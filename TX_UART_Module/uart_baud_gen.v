==> flow/design.v <==
`timescale 1ns/1ps
module uart_baud_gen (
  input        clk,           
  input        rst,           
  output       baud_x16_en    
);
  function integer clogb2;
    input [31:0] value;
    reg   [31:0] my_value;
    begin
      my_value = value - 1;
      for (clogb2 = 0; my_value > 0; clogb2 = clogb2 + 1)
        my_value = my_value >> 1;
    end
  endfunction
  parameter BAUD_RATE    = 57_600;               
  parameter CLOCK_RATE   = 100_000_000;
  localparam OVERSAMPLE_RATE = BAUD_RATE * 16;
  localparam DIVIDER = (CLOCK_RATE+OVERSAMPLE_RATE/2) / OVERSAMPLE_RATE;
  localparam OVERSAMPLE_VALUE = DIVIDER - 1;
  localparam CNT_WID = clogb2(DIVIDER);
  reg [CNT_WID-1:0] internal_count;
  reg               baud_x16_en_reg;
  wire [CNT_WID-1:0] internal_count_m_1;  
  assign internal_count_m_1 = internal_count - 1'b1;
  always @(posedge clk)
  begin
    if (rst)
    begin
      internal_count  <= OVERSAMPLE_VALUE;
      baud_x16_en_reg <= 1'b0;
    end
    else
    begin
      baud_x16_en_reg   <= (internal_count_m_1 == {CNT_WID{1'b0}});
      if (internal_count == {CNT_WID{1'b0}}) 
      begin
        internal_count    <= OVERSAMPLE_VALUE;
      end
      else  
      begin
        internal_count    <= internal_count_m_1;
      end
    end  
  end  
  assign baud_x16_en = baud_x16_en_reg;
endmodule
# Tool chain data of uart_baud_gen
# The steps from the RTL of uart_baud_gen to its reports follow in flow order.
# Line numbers count from 1 in the design file above.
# Library cell names are shortened.
design:
  design: "uart_baud_gen"
  clk_port: "clk"
  cell_library: "sky130hd"
  pvt_corner: "tt_025C_1v80"

# Elaborated design
# Counts by Yosys on the flattened word-level netlist (proc, flatten, opt, wreduce; memories kept). Register bits leave out memories and registers merged into their read ports (data or address); mux counts leave out enables and synchronous resets folded into registers. Print and check cells are left out. Cells with the same type and inputs are merged into one.
op_classes:
  add_sub_neg: 1
  mul: 0
  div_mod_pow: 0
  cmp: 0
  eq_ne: 0
  shift: 0
  mux: 0
  logic: 0
  reduce_logical: 3
ops:
  columns: ["operator", "n"]
  rows:
  - ["7-bit zero test", 2]
  - ["7-bit by 1-bit subtractor with 7-bit output (second input constant)", 1]
  - ["2-bit OR reduction", 1]
bits:
  ff_bits: 8
  latchBits: 0
  ramBits: 0
  rom_bits: 0
  clocked_rd_ports_x_width: 0
  memories: 0
  in_bits: 2
  out_inout_bits: 1
  elab_cells: 6

# Depth
# Depth = most cells in a row (Yosys ltp): at word level without a register or memory, in the mapped netlist without a sequential cell, where the memories' decode and read muxes count.
logic_depth:
  ltp_word: 2
  ABC_AREA: 0
  mapped_depth: 6
  mapped_depth_nobuf: 6

# Netlist
# Source: synth_stat.txt of the flow (Yosys; design flattened, memories mapped). It holds for the ABC_AREA given above (unset counts as 0); a run with the other value may have another netlist.
# The area totals of this step are shown rounded.
synth_totals:
  stdcells: 50
  area_mm2: 0.0004392
  ffs: 8
by_type:
  columns: ["type", "n", "area_total_um2"]
  rows:
  - ["dfxtp_1", 8, 160.154]
  - ["ha_1", 3, 37.536]
  - ["nor2_1", 9, 33.782]
  - ["nand2_1", 5, 18.768]
  - ["xnor2_1", 2, 17.517]
  - ["nor3_4", 1, 16.266]
  - ["nor4b_2", 1, 15.014]
  - ["o21ai_0", 3, 15.014]
  - ["a211oi_2", 1, 12.512]
  - ["inv_1", 3, 11.261]
  - ["nor2_4", 1, 11.261]
  - ["a21oi_1", 2, 10.01]
  - ["nor3_2", 1, 10.01]
  - ["a31o_2", 1, 8.758]
  - ["xor2_1", 1, 8.758]
  - ["a22oi_1", 1, 7.507]
  - ["and3_2", 1, 7.507]
  - ["nor3b_1", 1, 7.507]
# Other cell types: 5; their cells: 5.

# Timing after synthesis
# Source: OpenSTA report_checks on the synthesized netlist (no wires, ideal clock, input and output delay 20% of the period each), path of least setup slack; recovery checks are left aside. Register names are those of the netlist, which keeps one name where synthesis merged equal registers.
synth_timing:
  path_type: "flip-flop to flip-flop"
  from: "register internal_count[0]"
  to: "register baud_x16_en_reg"
  clock_period_ps: 1760
  setup_ps: 123
  arrival_ps: 1158
  path_slack_ps: 480
  path_delay_ps: 1281
  path_stages: 6
  n_path_buf: 0
  synth_period_reached_ps: 1280
# "path_delay_ps" = arrival - input delay + setup time.
# "path_stages" counts driving pins, that of a launching flip-flop among them; a cell with two outputs on the path counts twice.
# "synth_period_reached_ps" is the clock period less the worst setup slack; recovery checks do not enter. This is arithmetic on one report: input and output delays are still those of the set period (20% each).
# The rows between start and end are the longest chain of elaborated cells between them; the timing report does not say that the signal goes this way. Where chains are equally long, one stands for them.
# A line is the first line of the expression or statement that the cell stems from. Yosys adds cells for indexed reads and writes and turns some case tables into memories.
# At most two assigning lines are given for a register; there are more.
synth_between:
  cell_sequence: "dfxtp_1 inv_1 ha_1 and2_1 a22oi_1 a211oi_2"
  elab_chain_len: 2
  cells_between: 2
  cone_lines: 2
  classes_between: "1 x add/sub; 1 x reduce/logical"
synth_rtl:
  columns: ["item", "line_no", "text"]
  rows:
  - ["start: declaration", 22, "reg [CNT_WID-1:0] internal_count;"]
  - ["start: assignment", 30, "internal_count  <= OVERSAMPLE_VALUE;"]
  - ["start: assignment", 42, "internal_count    <= internal_count_m_1;"]
  - ["7-bit by 1-bit subtractor with 7-bit output", 25, "assign internal_count_m_1 = internal_count - 1'b1;"]
  - ["7-bit zero test", 35, "baud_x16_en_reg   <= (internal_count_m_1 == {CNT_WID{1'b0}});"]
  - ["end: assignment", 31, "baud_x16_en_reg <= 1'b0;"]
  - ["end: assignment", 35, null]
  - ["end: declaration", 23, "reg               baud_x16_en_reg;"]
# Some nets on the timed path still bear RTL names; the line given drives or declares the net.
synth_nets:
  columns: ["net", "line_no"]
  rows:
  - ["internal_count_m_1[0]", 25]

# Path in the finished layout
# From the final timing report of run 1: the path of least setup slack in the routed layout; clock arrival at registers is part of the times.
# The report prints the path's times to 10 ps; the period is as set.
layout_timing:
  path_type: "flip-flop to output port"
  from: "register baud_x16_en_reg"
  to: "output baud_x16_en"
  clock_period_ps: 2810
  arrival_ps: 1100
  path_slack_ps: 1150
  path_stages: 2
  n_path_buf: 1
layout_between:
  cell_sequence: "dfxtp_1 clkdlybuf4s50_1"
  elab_chain_len: 0
  cells_between: 0
  cone_lines: 0
layout_rtl:
  columns: ["item", "line_no", "text"]
  rows:
  - ["start: declaration", 23, "reg               baud_x16_en_reg;"]
  - ["start: assignment", 31, "baud_x16_en_reg <= 1'b0;"]
  - ["start: assignment", 35, "baud_x16_en_reg   <= (internal_count_m_1 == {CNT_WID{1'b0}});"]
  - ["end: declaration", 5, "output       baud_x16_en"]

Measured data: module uart_baud_gen, platform sky130hd, 2 stored runs of the flow under differing settings, order arbitrary. Input and output delays are each 20% of the period that was set; the output load is 0.01 pF.
By "achieved_clock_period_ps" is meant the clock period of the run minus its worst setup slack. This is arithmetic on one report: input and output delays are still those of the set period (20% each).
"critical_path_time_ps" means the part of the period allowed to the worst setup path (the constraints hold back 20% at inputs and 20% at outputs) less its slack; where the path has registers, the arrival times of their clocks count too.
"design_power_w" is the tool's figure for a default switching activity; nothing was simulated.
"critical_path_time_ps" is given in steps of 10 ps.
Results are given in rounded form.

--- run 1 ---
==> flow/run.sh <==
#!/bin/bash
# the make line also repeats the synthesis and layout settings of config.mk as NAME=value (left out here)
make -C /OpenROAD-flow-scripts/flow DESIGN_CONFIG=/design/flow/config.mk WORK_HOME=/design/flow/orfs CLKGATE_MAP_FILE= finish
==> flow/config.mk <==
export PLATFORM = sky130hd
export DESIGN_NAME = uart_baud_gen
export DESIGN_NICKNAME = uart_baud_gen
export VERILOG_FILES = /design/flow/design.v
export SDC_FILE = /design/flow/constraint.sdc
export NUM_CORES = 4
export LEC_CHECK = 0
export CAP_MARGIN = 20
export CELL_PAD_IN_SITES_GLOBAL_PLACEMENT = 0
export CORE_ASPECT_RATIO = 1.49
export CORE_MARGIN = 10
export CORE_UTILIZATION = 17
export CTS_CLUSTER_SIZE = 54
export HOLD_SLACK_MARGIN = 0.22
export MAX_ROUTING_LAYER = met4
export PLACE_DENSITY_LB_ADDON = 0.25
export SLEW_MARGIN = 30
export TNS_END_PERCENT = 95
==> flow/constraint.sdc <==
create_clock -name core_clock -period 2.81 [get_ports {clk}]
set_input_delay 0.5620 -clock core_clock [delete_from_list [all_inputs] [get_ports {clk}]]
set_output_delay 0.5620 -clock core_clock [all_outputs]
set_load 0.01 [all_outputs]

==> results, as YAML <==
results:
  design_power_w: 0.0002655
  achieved_clock_period_ps: 1663
  timing.hold.ws_ps: 534
  synth_area_mm2: 0.0004392
  cell_area_final_mm2: 0.0005117
  die_area_mm2: 0.005057
  setup_worst_slack_ps: 1147
  setup_tns_ps: 0
  critical_path_time_ps: 1100
  critical_path_kind: "flip-flop to output port"

--- run 2 ---
==> flow/run.sh <==
#!/bin/bash
# the make line also repeats the synthesis and layout settings of config.mk as NAME=value (left out here)
make -C /OpenROAD-flow-scripts/flow DESIGN_CONFIG=/design/flow/config.mk WORK_HOME=/design/flow/orfs CLKGATE_MAP_FILE= finish
==> flow/config.mk <==
export PLATFORM = sky130hd
export DESIGN_NAME = uart_baud_gen
export DESIGN_NICKNAME = uart_baud_gen
export VERILOG_FILES = /design/flow/design.v
export SDC_FILE = /design/flow/constraint.sdc
export NUM_CORES = 4
export LEC_CHECK = 0
export CAP_MARGIN = 20
export CORE_MARGIN = 2
export CORE_UTILIZATION = 40
export SETUP_SLACK_MARGIN = 0.32
export SLEW_MARGIN = 20
==> flow/constraint.sdc <==
create_clock -name core_clock -period 1.58 [get_ports {clk}]
set_input_delay 0.3160 -clock core_clock [delete_from_list [all_inputs] [get_ports {clk}]]
set_output_delay 0.3160 -clock core_clock [all_outputs]
set_load 0.01 [all_outputs]

==> results, as YAML <==
results:
  timing.hold.ws_ps: 576
  setup_tns_ps: 0
  design_power_w: 0.0004887
  achieved_clock_period_ps: 1155
  synth_area_mm2: 0.0004392
  critical_path_time_ps: 1160
  critical_path_kind: "flip-flop to flip-flop"
  die_area_mm2: 0.001379
  cell_area_final_mm2: 0.0005443
  setup_worst_slack_ps: 425
