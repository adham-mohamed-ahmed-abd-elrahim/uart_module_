==> flow/design.v <==
`timescale 1ns / 1ps
module TX_Module(
input clk,   			 
input TX_EN,			 
input [7:0] Tx_input, 
input baud_x16_en , 
output reg TX_ACTIVE, 
output reg  Serial_out, 
output reg data_sent); 
localparam IDLE=		2'b00;
localparam START=		2'b01;
localparam SEND=		2'b10;
localparam STOP=		2'b11;
reg [7:0] Parallel_Data;
reg [2:0] bit_index;
reg [3:0] baud_counter; 
reg [1:0] current_status ;
reg [1:0] next_status;
always @(posedge clk)
begin
current_status<=next_status;
end
always@(posedge clk)
begin
if(baud_x16_en)
begin
case(current_status) 
IDLE:begin
 bit_index<=0;
 baud_counter<=0;
 data_sent<=0;
 Serial_out<=1; 
 TX_ACTIVE<=0; 
 data_sent<=0;
if(TX_EN)
begin
TX_ACTIVE<=1;
Parallel_Data<=Tx_input;
next_status<=START;
end
else 
next_status<=IDLE;
end
START:begin
Serial_out<=0; 
if(baud_counter<15)
begin
baud_counter<=baud_counter+1;
next_status<=START;
end
else begin
baud_counter<=0;
next_status<=SEND;
end
end
SEND:begin
Serial_out<=Parallel_Data[bit_index];
if(baud_counter<15)
begin
	baud_counter<=baud_counter+1;
	next_status<=SEND;
end
else
	begin
	baud_counter<=0;
	if(bit_index<7)
		begin
		bit_index<=bit_index+1;
		next_status<=SEND;
	   end
	else
		begin
		bit_index<=0;
		next_status<=STOP;
	end
end
end
STOP:begin
Serial_out<=1; 
if(baud_counter<15)
begin
	baud_counter<=baud_counter+1;
	next_status<=STOP;
end
else begin
	baud_counter<=0;
	TX_ACTIVE<=0; 
	data_sent<=1; 
	next_status<=IDLE;
end
end
default:next_status<=IDLE;
endcase
end
end
endmodule
* From RTL to reports: TX_Module
What the tools print for TX_Module, step after step. Line numbers count from 1 in the design file above. Operators carry their Yosys type and port widths (W data, S select, Z words). Library cell names are shortened. Not given: n/a
Inputs: top module TX_Module, clock clk, standard-cell library sky130hd, library corner tt_025C_1v80

* After elaboration
Counts by Yosys on the flattened word-level netlist (proc, flatten, opt, wreduce; memories kept). Register bits leave out memories and registers merged into their read ports (data or address). Print and check cells are left out.
Cells by class: $add $sub $neg 2, $lt $le $gt $ge 2, eq/ne operators 5, shifts and indexed selects 1, muxes and demuxes 17, reductions and logical operators 8
Operator list (number):
- $reduce_and A3 Y1 | 3
- $shiftx A8 B3 Y1 | 1
- $pmux W4 S2 | 1
- $pmux W2 S4 | 1
- $pmux W3 S2 | 1
- $mux W3 | 2
- $mux W1 | 6
- $eq A2 B2 Y1 const B | 2
- $ne A2 B2 Y1 const B | 2
- $reduce_bool A2 Y1 | 2
- $add A4 B1 Y4 const B | 1
- $lt A4 B4 Y1 const B | 1
- $mux W4 | 1
- $pmux W1 S2 | 2
- $mux W2 | 2
- $add A3 B1 Y3 const B | 1
- $lt A3 B3 Y1 const B | 1
- $reduce_or A3 Y1 | 1
- $pmux W1 S3 | 1
- $eq A2 B1 Y1 const B | 1
- $logic_not A2 Y1 | 1
- $reduce_or A2 Y1 | 1
Storage and ports: flip-flop bits (word level) 22, output and inout port bits 3, word-level cells 43

* Logic depth
Yosys ltp: most cells in a row. Word level: on the elaborated netlist, between registers, memories and ports. Mapped: between sequential cells and ports; inverters and the memories' decode and read muxes count.
Logic depth: depth after elaboration 4, ABC_AREA 1, depth in mapped cells 6, gate-level depth less buffers 6

* Mapped cells and area
Yosys stat after the flow's synthesis: flattened, memories mapped to cells. It holds for the ABC_AREA given above (unset counts as 0); a run with the other value may have another netlist.
Cells by type:
- edfxtp_1 | number 20, total area 600.576 sq um
- ha_1 | number 8, total area 100.096 sq um
- inv_1 | number 19, total area 71.318 sq um
- nand2_1 | number 13, total area 48.797 sq um
- nor2_1 | number 13, total area 48.797 sq um
- dfxtp_1 | number 2, total area 40.038 sq um
- nand3_1 | number 6, total area 30.029 sq um
- nand3_2 | number 2, total area 20.019 sq um
- xnor2_1 | number 2, total area 17.517 sq um
- o21ai_0 | number 2, total area 10.01 sq um
- a21oi_2 | number 1, total area 8.758 sq um
- xor2_1 | number 1, total area 8.758 sq um
- a211oi_1 | number 1, total area 7.507 sq um
- o211ai_1 | number 1, total area 7.507 sq um
- o22ai_1 | number 1, total area 6.256 sq um
- or2_0 | number 1, total area 6.256 sq um
- a21oi_1 | number 1, total area 5.005 sq um
- nor3_1 | number 1, total area 5.005 sq um
- inv_2 | number 1, total area 3.754 sq um
Synthesis totals: mapped cells 96, chip area (Yosys) 1046.0 sq um, flip-flops 22

* Worst setup path after synthesis
OpenSTA on the mapped netlist: ideal clock, no wires. The path of least setup slack (recovery checks aside). Input and output delay are each 20% of the period. Register names are those of the netlist, which keeps one name where synthesis merged equal registers.
Timing path post-synthesis: kind reg-to-reg, from register current_status[0], to register bit_index[0], clock period 1.44 ns, setup time 0.354 ns, time at the first pin 0.000 ns, arrival time 1.081 ns, data required time 1.086 ns, setup slack 0.005 ns, path delay 1.435 ns, stages 4, buffers on the path 0, synthesis period reached 1.435 ns
"path delay" = arrival - input delay + setup time. "stages": output pins that drive a net of the path, with the launching flip-flop's if there is one; two outputs of one cell count as two. "synthesis period reached" = period - worst setup slack (recovery checks aside). The figure is calculated, with input and output delays left at 20% of the set period. The rows between start and end are the longest chain of elaborated cells between them; the timing report does not say that the signal goes this way. Where chains are equally long, one stands for them. A line is the first line of the expression or statement that the cell stems from. Yosys adds cells for indexed reads and writes and turns some case tables into memories. A register here has more assigning lines than the two given. Only ways into the end's enable, where the timed path ends, are counted here.
Between the ends, post-synthesis: cells stage by stage dfxtp_1 -> inv_1 -> ha_1 -> a211oi_1, length of the longest elaborated chain 3, elaborated cells on any way between the ends 5, RTL lines with such cells 1
RTL lines, path post-synthesis:
- start, declared | RTL line 17 | reg [1:0] current_status ;
- start, assigned | RTL line 21 | current_status<=next_status;
- $eq A2 B2 Y1 | RTL line 27 | case(current_status)
- $reduce_bool A2 Y1
- $reduce_and A3 Y1
- end, assigned | RTL line 29 | bit_index<=0;
- end, assigned | RTL line 68 | bit_index<=bit_index+1;
- end, declared | RTL line 15 | reg [2:0] bit_index;

* Path in the finished layout
Path of least setup slack in the final report of entry A (OpenROAD, finished layout, wires in). Where an end is a register, its clock arrival counts in the times.
Timing path post-layout: kind reg-to-output, from register TX_ACTIVE, to output TX_ACTIVE, clock period 2.81 ns, external output delay 0.56 ns, time at the first pin 0.31 ns, arrival time 1.19 ns, data required time 2.25 ns, setup slack 1.06 ns, stages 2, buffers on the path 1
A register here has more assigning lines than the two given.
Between the ends, post-layout: cells stage by stage edfxtp_1 -> clkdlybuf4s50_1, length of the longest elaborated chain 0, elaborated cells on any way between the ends 0, RTL lines with such cells 0
RTL lines, path post-layout:
- start, declared | RTL line 7 | output reg TX_ACTIVE,
- start, assigned | RTL line 33 | TX_ACTIVE<=0;
- start, assigned | RTL line 37 | TX_ACTIVE<=1;
- end, declared | RTL line 7

## Implementation results

Stored flow runs of TX_Module (2 of them; Yosys, OpenROAD, sky130hd). They differ in their settings and are not a sequence. Constraints: input delay and output delay 20% of the set period each, output load 0.01 pF.
"clock period achieved": clock period set for the run, less the worst setup slack. It is reckoned from that one timing run; input and output delays stay at 20% of the period that was set.
"worst setup path time": the worst setup path's part of the clock period (all of it between registers, 20% less for each end at a port) less its slack. A launch clock that arrives late makes it longer, a capture clock that arrives late makes it shorter.
By "total power after layout" is meant OpenSTA's value without simulated activity: inputs other than the clock are taken to toggle once in ten clock periods, and the tool carries that through the logic.

[entry A] flow files
==> flow/run.sh <==
#!/bin/bash
# the make line also repeats the synthesis and layout settings of config.mk as NAME=value (left out here)
make -C /OpenROAD-flow-scripts/flow DESIGN_CONFIG=/design/flow/config.mk WORK_HOME=/design/flow/orfs CLKGATE_MAP_FILE= finish
==> flow/config.mk <==
export PLATFORM = sky130hd
export DESIGN_NAME = TX_Module
export DESIGN_NICKNAME = TX_Module
export VERILOG_FILES = /design/flow/design.v
export SDC_FILE = /design/flow/constraint.sdc
export NUM_CORES = 4
export LEC_CHECK = 0
export ABC_AREA = 1
export CAP_MARGIN = 20
export CORE_ASPECT_RATIO = 1.33
export CORE_MARGIN = 2
export CORE_UTILIZATION = 60
export CTS_CLUSTER_DIAMETER = 271
export CTS_CLUSTER_SIZE = 70
export GPL_ROUTABILITY_DRIVEN = 0
export PLACE_DENSITY_LB_ADDON = 0.0
export SETUP_SLACK_MARGIN = 0.03
export SLEW_MARGIN = 35
export TNS_END_PERCENT = 80
==> flow/constraint.sdc <==
create_clock -name core_clock -period 2.81 [get_ports {clk}]
set_input_delay 0.5620 -clock core_clock [delete_from_list [all_inputs] [get_ports {clk}]]
set_output_delay 0.5620 -clock core_clock [all_outputs]
set_load 0.01 [all_outputs]

[entry A] result: total power after layout 714.6 uW; setup slack of the worst path 1.056 ns; worst setup path time 1.19 ns; worst setup path type reg-to-output; clock period achieved 1.754 ns; full die area 2096.7 sq um; standard-cell area after layout 1233.7 sq um; worst hold slack in the final report 0.368 ns; chip area after synthesis (Yosys) 1046.0 sq um

[entry B] flow files
==> flow/run.sh <==
#!/bin/bash
# the make line also repeats the synthesis and layout settings of config.mk as NAME=value (left out here)
make -C /OpenROAD-flow-scripts/flow DESIGN_CONFIG=/design/flow/config.mk WORK_HOME=/design/flow/orfs CLKGATE_MAP_FILE= finish
==> flow/config.mk <==
export PLATFORM = sky130hd
export DESIGN_NAME = TX_Module
export DESIGN_NICKNAME = TX_Module
export VERILOG_FILES = /design/flow/design.v
export SDC_FILE = /design/flow/constraint.sdc
export NUM_CORES = 4
export LEC_CHECK = 0
export CAP_MARGIN = 20
export CELL_PAD_IN_SITES_GLOBAL_PLACEMENT = 2
export CORE_MARGIN = 2
export CORE_UTILIZATION = 62
export CTS_CLUSTER_DIAMETER = 360
export CTS_CLUSTER_SIZE = 74
export GPL_ROUTABILITY_DRIVEN = 1
export HOLD_SLACK_MARGIN = 0.18
export PLACE_DENSITY_LB_ADDON = 0.27
export SLEW_MARGIN = 30
==> flow/constraint.sdc <==
create_clock -name core_clock -period 2.02 [get_ports {clk}]
set_input_delay 0.4040 -clock core_clock [delete_from_list [all_inputs] [get_ports {clk}]]
set_output_delay 0.4040 -clock core_clock [all_outputs]
set_load 0.01 [all_outputs]

[entry B] result: not finished: placement ended with error FLW-0024
